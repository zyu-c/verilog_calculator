==> flow/design.v <==
module binled(in, ledh, ledl);
    input [6:0]in;
    output [6:0]ledh;
    output [6:0]ledl;
    wire [3:0]h;
    wire [3:0]l;
    bintobcd bintobcd0(.in(in), .outh(h), .outl(l));
    ledout ledout0(.in(h), .out(ledh));
    ledout ledout1(.in(l), .out(ledl));
endmodule
module bintobcd(in, outh, outl);
    input [6:0]in;
    output [3:0]outh;
    output [3:0]outl;
    assign outh = in / 10;
    assign outl = in % 10;
endmodule
module calc(decimal, plus, minus, equal, ce, out, sign, overflow, CLK, RST);
    input [9:0]decimal;
    input plus;
    input minus;
    input equal;
    input ce;
    output [6:0] out;
    output sign;
    output overflow;
    input CLK;
    input RST;
    reg [6:0]REGA;
    reg [8:0]REGB;
    reg [1:0]state;
    reg [1:0]count;
    reg add_or_sub;
    reg equal_l;
    wire [3:0]d;
    assign d = dectobin(decimal);
    function [3:0]dectobin;
        input [9:0]in;
        case(in)
            10'b0000000001: dectobin = 0;
            10'b0000000010: dectobin = 1;
            10'b0000000100: dectobin = 2;
            10'b0000001000: dectobin = 3;
            10'b0000010000: dectobin = 4;
            10'b0000100000: dectobin = 5;
            10'b0001000000: dectobin = 6;
            10'b0010000000: dectobin = 7;
            10'b0100000000: dectobin = 8;
            10'b1000000000: dectobin = 9;
        endcase
    endfunction
    assign out = out_func(state, REGA, REGB);
    function [6:0]out_func;
        input [1:0]s;
        input [6:0]a;
        input [8:0]b;
        case(s)
            0: out_func = a;
            1: out_func = (b[8])?(~b+1):b;
        endcase
    endfunction
    assign sign = sign_func(state, REGB[8]);
    function sign_func;
        input [1:0]s;
        input b;
        case(s)
            0: sign_func = 0;
            1: sign_func = b;
        endcase
    endfunction
    assign overflow = (state == 2)?1:0;
    always @(posedge CLK or negedge RST)begin
        if(!RST)begin
            REGA <= 0;
            REGB <= 0;
            state <= 0;
            count <= 0;
            add_or_sub <= 0;
            equal_l <= 0;
        end else begin
            case(state)
                0: begin
                    if((decimal != 0) && (count < 2)) begin
                        REGA <= 10 * REGA + d;
                        count <= count + 1;
                    end else if(ce)begin
                        REGA <= 0;
                        count <= 0;
                    end else if(plus || minus || equal)begin
                        if(!add_or_sub)begin
                            REGB <= REGA + REGB;
                        end else begin
                            REGB <= REGB - REGA;
                        end
                        if(plus)begin
                            add_or_sub <= 0;
                        end else if(minus)begin
                            add_or_sub <= 1;
                        end else if(equal)begin
                            equal_l <= 1;
                        end
                        state <= 1;
                    end
                end
                1: begin
                    if(((REGB[8] == 1) && (REGB < 412)) || ((REGB[8] == 0) && (REGB > 99)))begin
                        state <= 2;
                    end else if(decimal)begin
                        REGA <= d;
                        count <= 1;
                        state <= 0;
                        if(equal_l)begin
                            REGB <= 0;
                            equal_l <= 0;
                        end
                    end
                end
                2: begin
                    if(ce)begin
                        REGA <= 0;
                        REGB <= 0;
                        state <= 0;
                        count <= 0;
                        add_or_sub <= 0;
                        equal_l <= 0;
                    end
                end
            endcase
        end
    end
endmodule
module calctop(push, plus, minus, equal, ce, ledh, ledl, sign, overflow, CLK, RST);
    defparam syncro0.WIDTH = 10;
    defparam syncro1.WIDTH = 1;
    defparam syncro2.WIDTH = 1;
    defparam syncro3.WIDTH = 1;
    defparam syncro4.WIDTH = 1;
    input [9:0]push;
    input plus;
    input minus;
    input equal;
    input ce;
    output [6:0]ledh;
    output [6:0]ledl;
    output sign;
    output overflow;
    input CLK;
    input RST;
    wire [9:0]push_out;
    wire plus_out;
    wire minus_out;
    wire equal_out;
    wire ce_out;
    wire [6:0]out;
    syncro syncro0(.in(push), .out(push_out), .CLK(CLK), .RST(RST));
    syncro syncro1(.in(plus), .out(plus_out), .CLK(CLK), .RST(RST));
    syncro syncro2(.in(minus), .out(minus_out), .CLK(CLK), .RST(RST));
    syncro syncro3(.in(equal), .out(equal_out), .CLK(CLK), .RST(RST));
    syncro syncro4(.in(ce), .out(ce_out), .CLK(CLK), .RST(RST));
    binled binled0(.in(out), .ledh(ledh), .ledl(ledl));
    calc calc0(.decimal(push_out), .plus(plus_out), .minus(minus_out), .equal(equal_out), .ce(ce_out), .out(out), .sign(sign), .overflow(overflow), .CLK(CLK), .RST(RST));
endmodule
module ledout(in, out);
    input [3:0]in;
    output [6:0]out;
    assign out = convert(in);
    function [6:0]convert;
        input [3:0]in;
        case(in)
            0: convert = 7'b1111110;
            1: convert = 7'b0110000;
            2: convert = 7'b1101101;
            3: convert = 7'b1111001;
            4: convert = 7'b0110011;
            5: convert = 7'b1011011;
            6: convert = 7'b1011111;
            7: convert = 7'b1110000;
            8: convert = 7'b1111111;
            9: convert = 7'b1111011;
            10: convert = 7'b1110111;
            11: convert = 7'b0011111;
            12: convert = 7'b0001101;
            13: convert = 7'b0111101;
            14: convert = 7'b1001111;
            15: convert = 7'b1000111;
        endcase
    endfunction
endmodule
module syncro(in, out, CLK, RST);
    parameter WIDTH = 1;
    input [WIDTH-1:0] in;
    output [WIDTH-1:0] out;
    input CLK;
    input RST;
    reg [WIDTH-1:0] q0;
    reg [WIDTH-1:0] q1;
    reg [WIDTH-1:0] q2;
    assign out = q1 & ~q2;
    always @(posedge CLK or negedge RST)begin
        if(!RST)begin
            q0 <= 0;
            q1 <= 0;
            q2 <= 0;
        end else begin
            q0 <= ~in;
            q1 <= q0;
            q2 <= q1;
        end
    end
endmodule
## From RTL to reports: calctop

Tool output for the design above, in the order of the flow.
Line numbers count from 1 in the design file above.
Operators carry their Yosys type and port widths (W data, S select, Z words).
Library cell names are shortened.
Not given: -

| design | value |
|---|---|
| top | calctop |
| clock port | CLK |
| library | sky130hd |
| timing corner | tt_025C_1v80 |

## Elaborated design

Yosys after proc, flatten, opt, wreduce and memory -nomap, before mapping. Memory bits, and registers merged into a memory's read port (data or address), are not among the register bits. Print and check cells are not counted. Equal cells are merged and count once.
Yosys's memory passes give these memory sizes; they may raise the number of words (mostly to a power of two), join words into wider ones and drop unused or constant bits.

| bit counts | value |
|---|---|
| memories | 2 |
| input port bits | 16 |
| output and inout bits | 16 |
| register bits | 64 |
| bits in read-only memories | 224 |
| cells after elaboration | 137 |

Memory list:

| name | depth | bits a word | rd ports | write ports | RTL line | RTL |
|---|---|---|---|---|---|---|
| (no name shown) | 16 | 7 | 1 | 0 | 169 | `case(in)` |
| (no name shown) | 16 | 7 | 1 | 0 | 169 |  |

| operators by class | value |
|---|---|
| equality and inequality tests | 24 |
| reduce/logical cells | 15 |
| div/mod/pow operators | 2 |
| bitwise operators | 17 |
| mux-type cells | 47 |
| magnitude comparators | 3 |
| add/subtract/negate cells | 5 |
| multiply operators | 1 |

Operators by type and width:

| cell | number |
|---|---|
| $div A7 B4 Y32 const B | 1 |
| $mod A7 B4 Y32 const B | 1 |
| $mux W9 | 8 |
| $pmux W4 S10 | 1 |
| $mux W7 | 5 |
| $pmux W9 S3 | 1 |
| $mul A3 B7 Y6 const A | 1 |
| $pmux W7 S3 | 1 |
| $not A10 Y10 | 2 |
| $mux W2 | 10 |
| $mux W1 | 15 |
| $ne A2 B2 Y1 const B | 7 |
| $pmux W7 S2 | 1 |
| $reduce_and A6 Y1 | 2 |
| $pmux W2 S3 | 2 |
| $eq A10 B1 Y1 const B | 1 |
| $eq A10 B10 Y1 const B | 1 |
| $and A10 B10 Y10 | 1 |
| $eq A10 B2 Y1 const B | 1 |
| $eq A10 B3 Y1 const B | 1 |
| $eq A10 B4 Y1 const B | 1 |
| $eq A10 B5 Y1 const B | 1 |
| $eq A10 B6 Y1 const B | 1 |
| $eq A10 B7 Y1 const B | 1 |
| $eq A10 B8 Y1 const B | 1 |
| $eq A10 B9 Y1 const B | 1 |
| $reduce_and A10 Y1 | 1 |
| $reduce_bool A10 Y1 | 1 |

Other operator kinds: 25; their cells: 43.

## Logic depth

Depth = most cells in a row (Yosys ltp): at word level without a register or memory, in the mapped netlist without a sequential cell, where the memories' decode and read muxes count.

| depth | value |
|---|---|
| word-level depth | 9 |
| ABC_AREA | 0 |
| depth in mapped cells | 24 |
| depth with buffers taken out | 22 |

## Netlist

The flow's flattened synthesis, as Yosys stat reports it; memories are mapped. The netlist is that of the ABC_AREA named above (0 if unset); the other value can give another one.

Cell types:

| cell | number | area in all (um2) |
|---|---|---|
| dfrtp_1 | 64 | 1.6E+03 |
| ha_1 | 33 | 412.896 |
| o21ai_0 | 44 | 220.211 |
| nand2_1 | 53 | 198.941 |
| xnor2_1 | 19 | 166.41 |
| inv_1 | 40 | 150.144 |
| nor2b_1 | 23 | 143.888 |
| a21oi_1 | 25 | 125.12 |
| nor2_1 | 32 | 120.115 |
| xor2_1 | 10 | 87.584 |
| mux2i_1 | 7 | 70.067 |
| nor3_1 | 14 | 70.067 |
| a21o_1 | 9 | 67.565 |
| mux2_2 | 6 | 67.565 |
| nand3_1 | 13 | 65.062 |
| fa_1 | 3 | 60.058 |
| a31oi_1 | 8 | 50.048 |
| and2_1 | 7 | 43.792 |

Not listed: further types 66, cells in them 127.

| synthesis totals | value |
|---|---|
| mapped flip-flops | 65 |
| area of sequential cells | 1627.8 um2 |
| buffers | 22 |
| cells in the netlist | 537 |
| mapped area | 4773.3 um2 |

The figures by module come from a second, unflattened synthesis with its own total; it is not the netlist above.

| second synthesis, totals | value |
|---|---|
| cells (unflattened synthesis) | 493 |
| area total of the unflattened synthesis | 4698.3 um2 |

Rows give one instance, submodules left out.

By module:

| module | seq. area (um2) | instances | area (um2) | cells |
|---|---|---|---|---|
| calc | 576.8 | 1 | 2279.7 | 274 |
| syncro (WIDTH=10) | 750.7 | 1 | 925.9 | 50 |
| bintobcd | 0.0 | 1 | 581.8 | 85 |
| ledout | 0.0 | 2 | 270.3 | 32 |
| syncro (WIDTH=1) | 75.1 | 4 | 92.6 | 5 |
| binled | 0.0 | 1 | 0.0 | 0 |
| calctop | 0.0 | 1 | 0.0 | 0 |

## Timing after synthesis

Path of least setup slack by OpenSTA after synthesis, without wires, with an ideal clock, recovery checks aside; 20% of the period is set as input and as output delay. Where synthesis merged equal registers, the netlist keeps one of their names.

| timing after synthesis | value |
|---|---|
| path type | reg-to-output |
| start point | register calc0.REGB[1] |
| end point | output ledl[3] |
| period | 6.04 ns |
| driving pins on the path | 25 |
| path buffers | 2 |
| arrival time | 5.135 ns |
| external output delay | 1.208 ns |
| data required time | 4.832 ns |
| setup slack | -0.303 ns |
| path delay | 5.135 ns |
| time at the first pin | 0.000 ns |
| synthesis period reached | 6.343 ns |

"path delay" is the arrival time less input delay plus setup time.
At an output port there is no setup time.
"driving pins on the path" counts driving pins, that of a launching flip-flop among them; a cell with two outputs on the path counts twice.
"synthesis period reached" is the clock period less the worst setup slack; recovery checks do not enter. This is arithmetic on one report: input and output delays are still those of the set period (20% each).
Between the ends stands the longest chain of elaborated cells between them, by number of cells; it is not shown to be the way that was timed. Of several equally long chains one is given.
Each line given opens the expression or statement behind the cell; cells for indexed reads and writes are added by Yosys, which also makes memories of some case tables.
A memory read counts as a cell of the chain, while the word-level depth stops at memories.
A register here has more assigning lines than the two given.

| on the way, after synthesis | value |
|---|---|
| cell sequence | dfrtp_1 > inv_1 > ha_1 > or3b_4 > mux2i_4 > or2_1 > buf_2 > nor2_1 > inv_1 > ha_1 > and2b_1 > mux2_2 > o22ai_1 > a311o_1 > nand2_1 > nand2_4 > o32a_1 > and3_4 > o311a_1 > buf_4 > xnor2_2 > inv_1 > ha_1 > mux2_1 > mux2i_1 |
| length of the longest elaborated chain | 6 |
| elaborated cells on any way between the ends | 6 |
| RTL lines with such cells | 4 |
| those cells by class | add/sub: 1; div: 1; mux: 2; logic: 1; memory: 1 |

Ends and longest elaborated chain, after synthesis:

| what | RTL line | RTL |
|---|---|---|
| start: declaration | 30 | `reg [8:0]REGB;` |
| start: assignment | 91 | `REGB <= REGA + REGB;` |
| start: assignment | 93 | `REGB <= REGB - REGA;` |
| $not A7 Y7 | 59 | `1: out_func = (b[8])?(~b+1):b;` |
| $add A7 B1 Y7 | 59 |  |
| $mux W7 | 59 |  |
| $pmux W7 S2 | 57 | `case(s)` |
| $mod A7 B4 Y32 | 16 | `assign outl = in % 10;` |
| $mem_v2 Z16 W7 | 169 | `case(in)` |
| end: declaration | 144 | `output [6:0]ledl;` |

## Worst path after layout

From the final timing report of flow run 1: the path of least setup slack in the routed layout; clock arrival at registers is part of the times.

| timing post-layout | value |
|---|---|
| path type | reg-to-output |
| start point | register calc0.REGB[0] |
| end point | output ledl[6] |
| period | 7.79 ns |
| time at the first pin | 0.32 ns |
| path buffers | 1 |
| driving pins on the path | 24 |
| external output delay | 1.56 ns |
| data required time | 6.23 ns |
| arrival time | 5.91 ns |
| setup slack | 0.32 ns |

Between the ends stands the longest chain of elaborated cells between them, by number of cells; it is not shown to be the way that was timed. Of several equally long chains one is given.
A memory read counts as a cell of the chain, while the word-level depth stops at memories.
A register here has more assigning lines than the two given.

| on the way, post-layout | value |
|---|---|
| cell sequence | dfrtp_2 > inv_1 > ha_2 > or3b_4 > mux2i_4 > or2_4 > nor2_4 > inv_1 > ha_1 > and2b_2 > mux2_2 > o22ai_1 > a311o_1 > nand2_1 > nand2_4 > o32a_1 > and3_4 > o311a_4 > xnor2_2 > inv_1 > ha_1 > a2bb2oi_1 > o211ai_1 > clkdlybuf4s50_1 |
| length of the longest elaborated chain | 6 |
| elaborated cells on any way between the ends | 6 |
| RTL lines with such cells | 4 |
| those cells by class | add/sub: 1; div: 1; mux: 2; logic: 1; memory: 1 |

Ends and longest elaborated chain, post-layout:

| what | RTL line | RTL |
|---|---|---|
| start: declaration | 30 | `reg [8:0]REGB;` |
| start: assignment | 91 | `REGB <= REGA + REGB;` |
| start: assignment | 93 | `REGB <= REGB - REGA;` |
| $not A7 Y7 | 59 | `1: out_func = (b[8])?(~b+1):b;` |
| $add A7 B1 Y7 | 59 |  |
| $mux W7 | 59 |  |
| $pmux W7 S2 | 57 | `case(s)` |
| $mod A7 B4 Y32 | 16 | `assign outl = in % 10;` |
| $mem_v2 Z16 W7 | 169 | `case(in)` |
| end: declaration | 144 | `output [6:0]ledl;` |

Wiki page: calctop / flow data

Below are 2 stored runs of the flow (Yosys, OpenROAD; platform sky130hd) on calctop, each with its settings and what was measured, unordered. Constraints: input delay and output delay 20% of the set period each, output load 0.01 pF.
"achieved period" = clock period - worst setup slack. The figure is calculated, with input and output delays left at 20% of the set period.
"worst path time" = time allowed to the worst setup path (clock period - input delay - output delay, where it has them) - its slack; a late launch clock adds to it, a late capture clock takes from it.

## Flow run 1

==> flow/run.sh <==
#!/bin/bash
# the make line also repeats the synthesis and layout settings of config.mk as NAME=value (left out here)
make -C /OpenROAD-flow-scripts/flow DESIGN_CONFIG=/design/flow/config.mk WORK_HOME=/design/flow/orfs CLKGATE_MAP_FILE= finish
==> flow/config.mk <==
export PLATFORM = sky130hd
export DESIGN_NAME = calctop
export DESIGN_NICKNAME = calctop
export VERILOG_FILES = /design/flow/design.v
export SDC_FILE = /design/flow/constraint.sdc
export NUM_CORES = 4
export LEC_CHECK = 0
export CAP_MARGIN = 20
export CORE_MARGIN = 2
export CORE_UTILIZATION = 40
export SLEW_MARGIN = 20
==> flow/constraint.sdc <==
create_clock -name core_clock -period 7.79 [get_ports {CLK}]
set_input_delay 1.5580 -clock core_clock [delete_from_list [all_inputs] [get_ports {CLK}]]
set_output_delay 1.5580 -clock core_clock [all_outputs]
set_load 0.01 [all_outputs]

| result of flow run 1 | value |
|---|---|
| achieved period | 7.471 ns |
| utilization in the final report | 47.9% |
| die outline area | 12823.3 um2 |
| cell area after synthesis | 4773.3 um2 |
| smallest hold slack | 0.344 ns |
| standard-cell area after layout | 5511.5 um2 |
| worst setup slack after layout | 0.319 ns |
| total negative setup slack | 0.000 ns |
| worst path time | 5.91 ns |
| worst path kind | reg-to-output |

## Flow run 2

==> flow/run.sh <==
#!/bin/bash
# the make line also repeats the synthesis and layout settings of config.mk as NAME=value (left out here)
make -C /OpenROAD-flow-scripts/flow DESIGN_CONFIG=/design/flow/config.mk WORK_HOME=/design/flow/orfs CLKGATE_MAP_FILE= finish
==> flow/config.mk <==
export PLATFORM = sky130hd
export DESIGN_NAME = calctop
export DESIGN_NICKNAME = calctop
export VERILOG_FILES = /design/flow/design.v
export SDC_FILE = /design/flow/constraint.sdc
export NUM_CORES = 4
export LEC_CHECK = 0
export CAP_MARGIN = 20
export CELL_PAD_IN_SITES_GLOBAL_PLACEMENT = 1
export CORE_ASPECT_RATIO = 1.2
export CORE_MARGIN = 7
export CORE_UTILIZATION = 47
export HOLD_SLACK_MARGIN = 0.0
export MIN_ROUTING_LAYER = met2
export SETUP_SLACK_MARGIN = 1.58
export SLEW_MARGIN = 15
==> flow/constraint.sdc <==
create_clock -name core_clock -period 12.8 [get_ports {CLK}]
set_input_delay 2.5600 -clock core_clock [delete_from_list [all_inputs] [get_ports {CLK}]]
set_output_delay 2.5600 -clock core_clock [all_outputs]
set_load 0.01 [all_outputs]

| result of flow run 2 | value |
|---|---|
| worst setup slack after layout | 3.377 ns |
| cell area after synthesis | 4773.3 um2 |
| standard-cell area after layout | 5423.9 um2 |
| smallest hold slack | 0.346 ns |
| total negative setup slack | 0.000 ns |
| achieved period | 9.423 ns |
| worst path time | 6.86 ns |
| worst path kind | reg-to-output |
| die outline area | 13185.2 um2 |
| utilization in the final report | 54.5% |
